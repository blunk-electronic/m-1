==> flow/design.v <==
module prescaler (clk, out_25, out_24, out_23, out_22, out_21, out_3, out_2, reset_n);
    input       clk;
    output      out_3;   
    output      out_2;   
    output      out_21;  
    output      out_22;  
    output      out_23;  
    output      out_24;  
    output      out_25;  
    input       reset_n;
    reg         [27:0] counter;
    assign      out_25 = counter[25];
    assign      out_24 = counter[24];
    assign      out_23 = counter[23];
    assign      out_22 = counter[22];                
    assign      out_21 = counter[21];    
    assign      out_3 = counter[3];
    assign      out_2 = counter[1];    
    always @(posedge clk) begin
        if (~reset_n)
            counter <= -1;
        else
            counter <= counter + 1;
    end
endmodule 
Reports on prescaler

What the tools print for prescaler, step after step.
Lines are those of the file above, counted from 1.
Cell names lack the library's common part.
The mark - stands for no value.

Top module: prescaler
Clock: clk
Cell library: sky130hd
Library corner: tt_025C_1v80

After elaboration

Yosys after proc, flatten, opt, wreduce and memory -nomap, before mapping. Enables and synchronous resets that opt folds into registers are not counted as muxes. Memory bits, and registers merged into a memory's read port (data or address), are not among the register bits. Print and check cells are not counted. Equal cells are merged and count once.

Register bits after elaboration: 28
Input bits: 2
Output and inout bits: 7

Add/subtract/negate cells: 1

Operators with widths:

| cell                                                     | number |
| 28-bit by 1-bit adder with 28-bit output with constant B | 1 |

Depth

Yosys ltp: most cells in a row. Word level: on the elaborated netlist, between registers, memories and ports. Mapped: between sequential cells and ports; inverters and the memories' decode and read muxes count.

Depth after elaboration: 1
ABC_AREA: 0
Gate-level depth with buffers: 5
Gate-level depth less buffers: 5

Synthesis result

The flow's flattened synthesis, as Yosys stat reports it; memories are mapped. The netlist is that of the ABC_AREA named above (0 if unset); the other value can give another one.

Cell count: 128
Synthesis area: 1136.1 µm²
Sequential area: 520.5 µm²
Flip-flop cells: 26

Cells by type:

| cell     | number |
| dfxtp_1  | 26 |
| nand2_1  | 19 |
| o21ai_0  | 13 |
| and4_1   | 6 |
| xnor2_1  | 6 |
| nand4_1  | 7 |
| and3_1   | 6 |
| nor4_1   | 5 |
| a21oi_1  | 6 |
| xor2_1   | 3 |
| a31oi_1  | 4 |
| nand3_1  | 5 |
| nand2b_1 | 3 |
| clkbuf_1 | 4 |
| ha_1     | 1 |
| nand4_2  | 1 |
| or3_1    | 2 |
| mux2_1   | 1 |

Not listed: further types 9, cells in them 10.

Worst setup path after synthesis

Source: OpenSTA report_checks on the synthesized netlist (no wires, ideal clock, input and output delay 20% of the period each), path of least setup slack; recovery checks are left aside. Register names are those of the netlist, which keeps one name where synthesis merged equal registers.

Path type: reg-to-reg
Start point: reg counter[1]
End point: reg counter[24]
Clock period: 2.6 ns
Setup time: 0.123 ns
Launch time at the first pin: 0.000 ns
Data arrival time: 2.163 ns
Data required time: 2.477 ns
Setup slack: 0.313 ns
Delay of the path: 2.286 ns
Stages on the path: 6
Buffers on the path: 0
Synthesis period reached: 2.287 ns

"delay of the path" = arrival - input delay + setup time.
"stages on the path" counts driving pins, that of a launching flip-flop among them; a cell with two outputs on the path counts twice.
"synthesis period reached" is the clock period less the worst setup slack; recovery checks do not enter. This is arithmetic on one report: input and output delays are still those of the set period (20% each).
The rows between start and end are the longest chain of elaborated cells between them; the timing report does not say that the signal goes this way. Where chains are equally long, one stands for them.
Each line given opens the expression or statement behind the cell; cells for indexed reads and writes are added by Yosys, which also makes memories of some case tables.

Path through: dfxtp_1 -> ha_1 -> nand4_2 -> or4_4 -> or4_1 -> mux2_1
Cells in the longest elaborated chain: 1

RTL lines, path post-synthesis:

| what                                     | line | RTL |
| start, declared                          | 11   | `reg         [27:0] counter;` |
| start, assigned                          | 21   | `counter <= -1;` |
| start, assigned                          | 23   | `counter <= counter + 1;` |
| 28-bit by 1-bit adder with 28-bit output | 23   |  |
| end, assigned                            | 21   |  |
| end, assigned                            | 23   |  |
| end, declared                            | 11   |  |

Timing after layout

From the final timing report of run 1: the path of least setup slack in the routed layout; clock arrival at registers is part of the times.

Path type: reg-to-reg
Start point: reg counter[0]
End point: reg counter[24]
Clock period: 3.12 ns
Setup time: 0.09 ns
Launch time at the first pin: 0.32 ns
Data arrival time: 2.57 ns
Data required time: 3.34 ns
Setup slack: 0.77 ns
Stages on the path: 6
Buffers on the path: 0

The rows between start and end are the longest chain of elaborated cells between them; the timing report does not say that the signal goes this way. Where chains are equally long, one stands for them.

Path through: dfxtp_1 -> ha_1 -> nand4_2 -> or4_4 -> or4_1 -> mux2_1
Cells in the longest elaborated chain: 1

RTL lines, path after layout:

| what                                     | line | RTL |
| start, declared                          | 11   | `reg         [27:0] counter;` |
| start, assigned                          | 21   | `counter <= -1;` |
| start, assigned                          | 23   | `counter <= counter + 1;` |
| 28-bit by 1-bit adder with 28-bit output | 23   |  |
| end, assigned                            | 21   |  |
| end, assigned                            | 23   |  |
| end, declared                            | 11   |  |

Wiki page: prescaler / flow data

2 stored runs of prescaler in the flow (synthesis by Yosys, layout by OpenROAD, sky130hd cells), in arbitrary order. Constraints: input delay and output delay 20% of the set period each, output load 0.01 pF.
"period achieved": clock period set for the run, less the worst setup slack. It is reckoned from that one timing run; input and output delays stay at 20% of the period that was set.
"time used up by the worst setup path" is the time allowed to the run's worst setup path (the clock period less input and output delay, where it has them) less its slack. Clock arrival times count: a late capture clock shortens it, a late launch clock lengthens it.
"total design power" is the tool's figure for a default switching activity; nothing was simulated.
Among the settings, n/a means not set for that run.

| item                                                    | run 1      | run 2      |
| period_ns                                               | 3.12       | 1.46       |
| CORE_UTILIZATION                                        | 49         | 31         |
| SETUP_SLACK_MARGIN                                      | 0.08       | 0.07       |
| PLACE_DENSITY                                           | 0.78       | n/a        |
| CELL_PAD_IN_SITES_GLOBAL_PLACEMENT                      | 0          | 2          |
| TNS_END_PERCENT                                         | 100        | n/a        |
| CTS_CLUSTER_SIZE                                        | 27         | n/a        |
| CTS_CLUSTER_DIAMETER                                    | 240        | n/a        |
| CAP_MARGIN                                              | 30         | 20         |
| CORE_MARGIN                                             | 2          | 2          |
| SLEW_MARGIN                                             | 20         | 20         |
| PLACE_DENSITY_LB_ADDON                                  | n/a        | 0.26       |
| HOLD_SLACK_MARGIN                                       | n/a        | 0.19       |
| CELL_PAD_IN_SITES_DETAIL_PLACEMENT                      | n/a        | 1          |
| GPL_TIMING_DRIVEN                                       | n/a        | 1          |
| chip area in the Yosys report (µm²)                     | 1136.1     | 1136.1     |
| die size (µm²)                                          | 2719.6     | 4164.8     |
| area of the standard cells in the finished layout (µm²) | 1287.5     | 1839.3     |
| post-route utilization (%)                              | 58.2       | 53.8       |
| worst setup slack after layout (ns)                     | 0.769      | -0.463     |
| setup TNS (ns)                                          | 0.000      | -2.537     |
| final worst hold slack (ns)                             | 0.465      | 0.552      |
| total design power (mW)                                 | 1.171      | 3.564      |
| period achieved (ns)                                    | 2.351      | 1.923      |
| time used up by the worst setup path (ns)               | 2.35       | 1.92       |
| worst setup path kind                                   | reg-to-reg | reg-to-reg |
